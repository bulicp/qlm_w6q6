==> flow/design.v <==
module QLM_w6q6(
    input [15:0] x,
    input [15:0] y,
    output [31:0] p
    );
    wire [15:0] x_abs;
    assign x_abs = x ^ {16{x[15]}};
    wire [15:0] k_x0;
    wire zero_x0;
    wire [3:0] k_x0_enc;
    LOD16 lod_x0(
        .data_i(x_abs),
        .zero_o(zero_x0),
        .data_o(k_x0),
        .data_enc(k_x0_enc));
    wire [4:0] x_shift;
    LBarrel Lshift_x0(
        .data_i(x_abs),
        .shift_i(k_x0),
        .data_o(x_shift));
    wire [15:0] y_abs;
    assign y_abs = y ^ {16{y[15]}};
    wire [15:0] k_y0;
    wire zero_y0;
    wire [3:0] k_y0_enc;
    LOD16 lod_y0(
        .data_i(y_abs),
        .zero_o(zero_y0),
        .data_o(k_y0),
        .data_enc(k_y0_enc));
    wire [4:0] y_shift;
    LBarrel Lshift_y0(
        .data_i(y_abs),
        .shift_i(k_y0),
        .data_o(y_shift));
    wire [9:0] x_log;
    wire [9:0] y_log;
    wire [9:0] p_log;
    assign x_log = {1'b0,k_x0_enc,x_shift};
    assign y_log = {1'b0,k_y0_enc,y_shift};
    assign p_log = x_log + y_log;
    wire [21:0] p_l1b;
    wire [5:0] l1_input;
    assign l1_input = {1'b1,p_log[4:0]};
    L1Barrel L1shift_plog(
        .data_i(l1_input),
        .shift_i(p_log[8:5]),
        .data_o(p_l1b));
    wire [10:0] p_low;
    wire not_k_l5 = ~p_log[9];
    assign p_low = p_l1b[15:5] & {11{not_k_l5}};
    wire [5:0] p_med;
    assign p_med = p_log[9] ? p_l1b[5:0] : p_l1b[21:16];
    wire [14:0] p_high;
    assign p_high = p_l1b[20:6] & {15{p_log[9]}};
    wire [31:0] PP_abs;
    assign PP_abs = {p_high,p_med,p_low};
    wire p_sign;
    wire [31:0] PP_temp;
    assign p_sign = x[15] ^ y[15];
    assign PP_temp = PP_abs ^ {32{p_sign}};
    wire notZeroA, notZeroB, notZeroD;
    assign notZeroA = ~zero_x0 ;
    assign notZeroB = ~zero_y0 ;
    assign notZeroD = notZeroA & notZeroB;
    assign p = notZeroD? PP_temp : 32'b0;
endmodule
module LOD16(
    input [15:0] data_i,
    output zero_o,
    output [15:0] data_o,
    output [3:0] data_enc
    );
    wire [15:0] z;
    wire [3:0] zdet;
    wire [3:0] select;
    assign zdet[3] = |(data_i[15:12]);
    assign zdet[2] = |(data_i[11:8]) ;
    assign zdet[1] = |(data_i[7:6]) ;
    assign zdet[0] = 1'b0;
    assign zero_o = ~( zdet[3]  | zdet[2] | zdet[1] );
    LOD4 lod4_2 (
        .data_i(data_i[15:12]), 
        .data_o(z[15:12])
    );
    LOD4 lod4_1 (
        .data_i(data_i[11:8]), 
        .data_o(z[11:8])
    );
    LOD2 lod2_0 (
        .data_i(data_i[7:6]), 
        .data_o(z[7:6])
        );
    assign z[5:0] = 6'b0;
    LOD4 Middle(
        .data_i(zdet), 
        .data_o(select)       
    );
	wire [11:0] tmp_out;
    Muxes2in1Array4 Inst_MUX214_3 (
        .data_i(z[15:12]), 
        .select_i(select[3]), 
        .data_o(tmp_out[11:8])
    );
	Muxes2in1Array4 Inst_MUX214_2 (
        .data_i(z[11:8]), 
        .select_i(select[2]), 
        .data_o(tmp_out[7:4])
    );
	Muxes2in1Array2 Inst_MUX214_1 (
        .data_i(z[7:6]), 
        .select_i(select[1]), 
        .data_o(tmp_out[3:2])
    );
    assign tmp_out[1:0] = 2'b0;
    wire [2:0] low_enc; 
    assign low_enc = tmp_out[3:1] | tmp_out[7:5] | tmp_out[11:9];
    assign data_enc[3] = select[3] | select[2];
    assign data_enc[2] = select[3] | select[1];
    assign data_enc[1] = low_enc[2] | low_enc[1];
    assign data_enc[0] = low_enc[2] | low_enc[0];
    assign data_o[15:4] = tmp_out;
    assign data_o[3:0] = 4'b0;
endmodule
module LOD2(
    input [1:0] data_i,
    output [1:0] data_o
    );
	 assign data_o[1] = data_i[1];
	 assign data_o[0] =(~data_i[1] & data_i[0]);
endmodule
module LOD4(
    input [3:0] data_i,
    output [3:0] data_o
    );
    wire mux0;
    wire mux1;
    wire mux2;
    assign mux2 = (data_i[3]==1) ? 1'b0 : 1'b1;
    assign mux1 = (data_i[2]==1) ? 1'b0 : mux2;
    assign mux0 = (data_i[1]==1) ? 1'b0 : mux1;
    assign data_o[3] = data_i[3];
    assign data_o[2] =(mux2 & data_i[2]);
    assign data_o[1] =(mux1 & data_i[1]);
    assign data_o[0] =(mux0 & data_i[0]);
endmodule
module Muxes2in1Array2(
    input [1:0] data_i,
    input select_i,
    output [1:0] data_o
    );
	assign data_o[1] = select_i ? data_i[1] : 1'b0;
	assign data_o[0] = select_i ? data_i[0] : 1'b0;
endmodule
module Muxes2in1Array4(
    input [3:0] data_i,
    input select_i,
    output [3:0] data_o
    );
	assign data_o[3] = select_i ? data_i[3] : 1'b0;
	assign data_o[2] = select_i ? data_i[2] : 1'b0;
	assign data_o[1] = select_i ? data_i[1] : 1'b0;
	assign data_o[0] = select_i ? data_i[0] : 1'b0;
endmodule
module LBarrel(
    input [15:0] data_i,
    input [15:0] shift_i,
    output [4:0] data_o);
    assign data_o[4] = |(data_i[13:6] & shift_i[14:7]);
    assign data_o[3] = |(data_i[12:6] & shift_i[14:8]);
    assign data_o[2] = |(data_i[11:6] & shift_i[14:9]);
    assign data_o[1] = |(data_i[10:6] & shift_i[14:10]);
    assign data_o[0] = |(data_i[9:6] & shift_i[14:11]);
endmodule
module L1Barrel(
    input [5:0] data_i,
    input [3:0] shift_i,
    output reg [21:0] data_o);
    always @*
        case (shift_i)
           4'b0000: data_o = data_i;
           4'b0001: data_o = data_i << 1;
           4'b0010: data_o = data_i << 2;
           4'b0011: data_o = data_i << 3;
           4'b0100: data_o = data_i << 4;
           4'b0101: data_o = data_i << 5;
           4'b0110: data_o = data_i << 6;
           4'b0111: data_o = data_i << 7;
           4'b1000: data_o = data_i << 8;
           4'b1001: data_o = data_i << 9;
           4'b1010: data_o = data_i << 10;
           4'b1011: data_o = data_i << 11;
           4'b1100: data_o = data_i << 12;
           4'b1101: data_o = data_i << 13;
           4'b1110: data_o = data_i << 14;
           default: data_o = data_i << 15;
        endcase
endmodule
module mult_top(
    input clk,
    input  [15:0] x,
    input  [15:0] y,
    output reg [31:0] p_out
    );
    wire [31:0] P_vec;
    reg [15:0] X_vec;
    reg [15:0] Y_vec;
    QLM_w6q6 mult(X_vec,Y_vec,P_vec); 
    always @(posedge clk) 
    begin
        p_out = P_vec;
        X_vec = x;
        Y_vec = y;
    end
endmodule 
Tool chain data of mult_top
The steps from the RTL of mult_top to its reports follow in flow order. Line numbers count from 1 in the design file above. Operators: Yosys type, input widths -> output width; for muxes data width and select width s. Library cell names are shortened. Not given: -

Top module: mult_top. Clock: clk. Library: sky130hd. Library corner: tt_025C_1v80.

Elaborated design
Source: Yosys, flattened and elaborated, memories not mapped. Widths are those after wreduce; folded enables and synchronous resets count as part of the registers. Registers that Yosys merges into a memory's read port (data or address) are not register bits. Print and check cells do not count. Equal cells are merged and count once.

For register bits after elaboration the number is 64. For input port bits the number is 33. Under output and inout bits stands 32. For cells after elaboration the number is 127.

For add/subtract/negate cells the number is 1. Under equality and inequality tests stands 14. Multiplexer cells: 38. The figure for bitwise logic cells is 54. For reduce/logical cells the number is 17.

Operators by type and width (count): $pmux 21 s15 (1); $mux 1 (36); $xor 16x16->16 (2); $xor 32x32->32 (1); $eq 4x4->1 const B (7); $reduce_or 4->1 (6); $and 1x1->1 (19); $eq 4x3->1 const B (4); $and 8x8->8 (2); $reduce_or 8->1 (2); $and 15x15->15 (1); $and 7x7->7 (2); $reduce_or 7->1 (2); $or 1x1->1 (12); $or 3x3->3 (4); $and 6x6->6 (2); $reduce_or 6->1 (2); $and 11x11->11 (1); $and 5x5->5 (2); $reduce_or 5->1 (2); $add 9x9->10 (1); $eq 4x2->1 const B (2); $and 4x4->4 (2); $mux 6 (1); $reduce_or 2->1 (2); $eq 4x1->1 const B (1); $logic_not 4->1 (1); $not 1->1 (3); $xor 1x1->1 (1).

Depth
Depth = most cells in a row (Yosys ltp): at word level without a register or memory, in the mapped netlist without a sequential cell, where the memories' decode and read muxes count.

Under word-level depth stands 14. ABC_AREA: 0. The figure for gate-level depth with buffers is 20. For gate-level depth less buffers the number is 17.

Synthesis result
Source: synth_stat.txt of the flow (Yosys; design flattened, memories mapped). It holds for the ABC_AREA given above (unset counts as 0); a run with the other value may have another netlist.

The entry for mapped cells reads 579. The figure for mapped area is 4240.3 um2. Sequential area: 1041.0 um2. The entry for flip-flops reads 52. The entry for buffers reads 47.

Cells by type: dfxtp_1 (count 52, total area 1.04E+03 um2); mux2i_1 (count 27, total area 270.259 um2); o21ai_0 (count 50, total area 250.24 um2); a21oi_1 (count 41, total area 205.197 um2); nand2_1 (count 50, total area 187.68 um2); nor2_1 (count 48, total area 180.173 um2); nor3_1 (count 28, total area 140.134 um2); xnor2_1 (count 13, total area 113.859 um2); ha_1 (count 9, total area 112.608 um2); nand3_1 (count 22, total area 110.106 um2); clkbuf_1 (count 29, total area 108.854 um2); a211oi_1 (count 14, total area 105.101 um2); inv_1 (count 19, total area 71.318 um2); o22ai_1 (count 11, total area 68.816 um2); nand2b_1 (count 10, total area 62.56 um2); xor2_1 (count 7, total area 61.309 um2); o21a_1 (count 7, total area 52.55 um2); o221ai_1 (count 6, total area 52.55 um2).

Other cell types: 51; their cells: 136. The figures by module come from a second, unflattened synthesis with its own total; it is not the netlist above.

The figure for cells (unflattened synthesis) is 440. For area (unflattened synthesis) the number is 4119.0 um2.

Each row is one instance without its submodules.

By module: mult_top (times used 1, cells 64, area 1281.2 um2, sequential area 1281.2 um2); QLM_w6q6 (times used 1, cells 155, area 1197.4 um2, sequential area 0.0 um2); L1Barrel (times used 1, cells 103, area 747.0 um2, sequential area 0.0 um2); LBarrel (times used 2, cells 19, area 133.9 um2, sequential area 0.0 um2); LOD16 (times used 2, cells 16, area 120.1 um2, sequential area 0.0 um2); LOD4 (times used 6, cells 4, area 36.3 um2, sequential area 0.0 um2); Muxes2in1Array4 (times used 4, cells 4, area 25.0 um2, sequential area 0.0 um2); LOD2 (times used 2, cells 2, area 21.3 um2, sequential area 0.0 um2); Muxes2in1Array2 (times used 2, cells 2, area 12.5 um2, sequential area 0.0 um2).

Worst setup path after synthesis
Path of least setup slack by OpenSTA after synthesis, without wires, with an ideal clock, recovery checks aside; 20% of the period is set as input and as output delay. Where synthesis merged equal registers, the netlist keeps one of their names.

Path type: register to register. From: register X_vec[12]. To: register p_out[18]. Under period stands 6.95 ns. The figure for setup time is 0.062 ns. For time at the first pin the number is 0.000 ns. For arrival time the number is 4.464 ns. Under required time stands 6.888 ns. The entry for setup slack reads 2.425 ns. For path delay the number is 4.526 ns. For driving pins on the path the number is 20. For buffers on the path the number is 3. The entry for synthesis period reached reads 4.525 ns.

"path delay" = arrival - input delay + setup time. "driving pins on the path": output pins that drive a net of the path, with the launching flip-flop's if there is one; two outputs of one cell count as two. "synthesis period reached" = period - worst setup slack (recovery checks aside). The figure is calculated, with input and output delays left at 20% of the set period. The rows between start and end are the longest chain of elaborated cells between them; the timing report does not say that the signal goes this way. Where chains are equally long, one stands for them. A line is the first line of the expression or statement that the cell stems from. Yosys adds cells for indexed reads and writes and turns some case tables into memories.

Path through: dfxtp_1 -> clkbuf_1 -> or4_1 -> o21ai_0 -> and2_0 -> clkbuf_1 -> nand2_1 -> and3_1 -> a21oi_1 -> ha_1 -> inv_1 -> fa_1 -> nand2b_2 -> a211o_1 -> and3_4 -> or2_2 -> buf_4 -> a32o_1 -> or4_4 -> nand3_1. The entry for length of the longest elaborated chain reads 14. For elaborated cells on any way between the ends the number is 55. Under source lines of those cells stands 29. Those cells by class: add/sub: 1; eq/ne: 14; mux: 13; logic: 20; reduce/logical: 7.

Ends and longest elaborated chain, post-synthesis: start: declaration (RTL line 206) `reg [15:0] X_vec;`; start: assignment (RTL line 212) `X_vec = x;`; $xor 16x16->16 (RTL line 7) `assign x_abs = x ^ {16{x[15]}};`; $reduce_or 4->1 (RTL line 77) `assign zdet[3] = |(data_i[15:12]);`; $mux 1 (RTL line 139) `assign mux2 = (data_i[3]==1) ? 1'b0 : 1'b1;`; $mux 1 (RTL line 140) `assign mux1 = (data_i[2]==1) ? 1'b0 : mux2;`; $and 1x1->1 (RTL line 144) `assign data_o[1] =(mux1 & data_i[1]);`; $mux 1 (RTL line 152) `assign data_o[1] = select_i ? data_i[1] : 1'b0;`; $or 3x3->3 (2 in a row) (RTL line 117) `assign low_enc = tmp_out[3:1] | tmp_out[7:5] | tmp_out[11:9];`; $or 1x1->1 (RTL line 121) `assign data_enc[0] = low_enc[2] | low_enc[0];`; $add 9x9->10 (RTL line 41) `assign p_log = x_log + y_log;`; $eq 4x4->1 (RTL line 180) `case (shift_i)`; $pmux 21 s15 (RTL line 180); $and 15x15->15 (RTL line 55) `assign p_high = p_l1b[20:6] & {15{p_log[9]}};`; $xor 32x32->32 (RTL line 61) `assign PP_temp = PP_abs ^ {32{p_sign}};`; end: assignment (RTL line 211) `p_out = P_vec;`; end: declaration (RTL line 203) `output reg [31:0] p_out`.

Path in the finished layout
From the final timing report of flow run A: the path of least setup slack in the routed layout; clock arrival at registers is part of the times.

Path type: register to register. From: register X_vec[15]. To: register p_out[3]. Under period stands 4.55 ns. The figure for setup time is 0.08 ns. For time at the first pin the number is 0.33 ns. For arrival time the number is 4.42 ns. Under required time stands 4.79 ns. The entry for setup slack reads 0.37 ns. For driving pins on the path the number is 19. For buffers on the path the number is 2.

The rows between start and end are the longest chain of elaborated cells between them; the timing report does not say that the signal goes this way. Where chains are equally long, one stands for them.

Path through: dfxtp_2 -> or4_4 -> o21ai_4 -> and2_4 -> buf_4 -> a211oi_1 -> a21oi_4 -> ha_4 -> inv_2 -> fa_2 -> nand2b_4 -> a211o_1 -> and3_4 -> or2_4 -> nor4_4 -> buf_4 -> a32oi_4 -> o22ai_2 -> mux2i_1. The entry for length of the longest elaborated chain reads 14. For elaborated cells on any way between the ends the number is 72. Under source lines of those cells stands 35. Those cells by class: add/sub: 1; eq/ne: 14; mux: 19; logic: 29; reduce/logical: 9.

Ends and longest elaborated chain, post-layout: start: declaration (RTL line 206) `reg [15:0] X_vec;`; start: assignment (RTL line 212) `X_vec = x;`; $xor 16x16->16 (RTL line 7) `assign x_abs = x ^ {16{x[15]}};`; $reduce_or 4->1 (RTL line 77) `assign zdet[3] = |(data_i[15:12]);`; $mux 1 (RTL line 139) `assign mux2 = (data_i[3]==1) ? 1'b0 : 1'b1;`; $mux 1 (RTL line 140) `assign mux1 = (data_i[2]==1) ? 1'b0 : mux2;`; $and 1x1->1 (RTL line 144) `assign data_o[1] =(mux1 & data_i[1]);`; $mux 1 (RTL line 152) `assign data_o[1] = select_i ? data_i[1] : 1'b0;`; $or 3x3->3 (2 in a row) (RTL line 117) `assign low_enc = tmp_out[3:1] | tmp_out[7:5] | tmp_out[11:9];`; $or 1x1->1 (RTL line 121) `assign data_enc[0] = low_enc[2] | low_enc[0];`; $add 9x9->10 (RTL line 41) `assign p_log = x_log + y_log;`; $eq 4x4->1 (RTL line 180) `case (shift_i)`; $pmux 21 s15 (RTL line 180); $and 11x11->11 (RTL line 51) `assign p_low = p_l1b[15:5] & {11{not_k_l5}};`; $xor 32x32->32 (RTL line 61) `assign PP_temp = PP_abs ^ {32{p_sign}};`; end: assignment (RTL line 211) `p_out = P_vec;`; end: declaration (RTL line 203) `output reg [31:0] p_out`.

Module mult_top, platform sky130hd: 2 stored runs of the flow (Yosys, OpenROAD) with differing settings, in no particular order. Input and output delays are each 20% of the period that was set; the output load is 0.01 pF. "achieved period" = clock period - worst setup slack. The figure is calculated, with input and output delays left at 20% of the set period. "time of the worst setup path" is the time allowed to the run's worst setup path (the clock period less input and output delay, where it has them) less its slack. Clock arrival times count: a late capture clock shortens it, a late launch clock lengthens it. "power consumption" is the tool's figure for a default switching activity; nothing was simulated.

Flow run A has these settings: period_ns 4.55; SETUP_SLACK_MARGIN 0.44; CAP_MARGIN 20; CORE_MARGIN 2; CORE_UTILIZATION 40; SLEW_MARGIN 20. The measured synthesis area is 4240.3 um2. The die footprint stands at 11440.4 um2. The standard-cell area after layout comes to 6187.2 um2. The measured utilization of the finished layout is 59.9 %. The setup slack of the worst path is 0.369 ns. The setup total negative slack stands at 0.000 ns. The worst hold slack after layout reads 1.004 ns. The power consumption stands at 2.471 mW. The achieved period comes to 4.181 ns. The time of the worst setup path reads 4.18 ns. Worst setup path type: register to register.

Flow run B has these settings: period_ns 6.43; CORE_UTILIZATION 54; SETUP_SLACK_MARGIN 1.25; PLACE_DENSITY_LB_ADDON 0.06; CORE_MARGIN 7; CELL_PAD_IN_SITES_GLOBAL_PLACEMENT 0; CELL_PAD_IN_SITES_DETAIL_PLACEMENT 1; GPL_ROUTABILITY_DRIVEN 0; CTS_CLUSTER_SIZE 79; CAP_MARGIN 20; MAX_ROUTING_LAYER met5; SLEW_MARGIN 20. The measured synthesis area is 4240.3 um2. The die footprint stands at 10529.8 um2. The standard-cell area after layout comes to 5089.9 um2. The measured utilization of the finished layout is 66.6 %. The setup slack of the worst path is 1.167 ns. The setup total negative slack stands at 0.000 ns. The worst hold slack after layout reads 0.979 ns. The power consumption stands at 1.616 mW. The achieved period comes to 5.263 ns. The time of the worst setup path reads 5.26 ns. Worst setup path type: register to register.
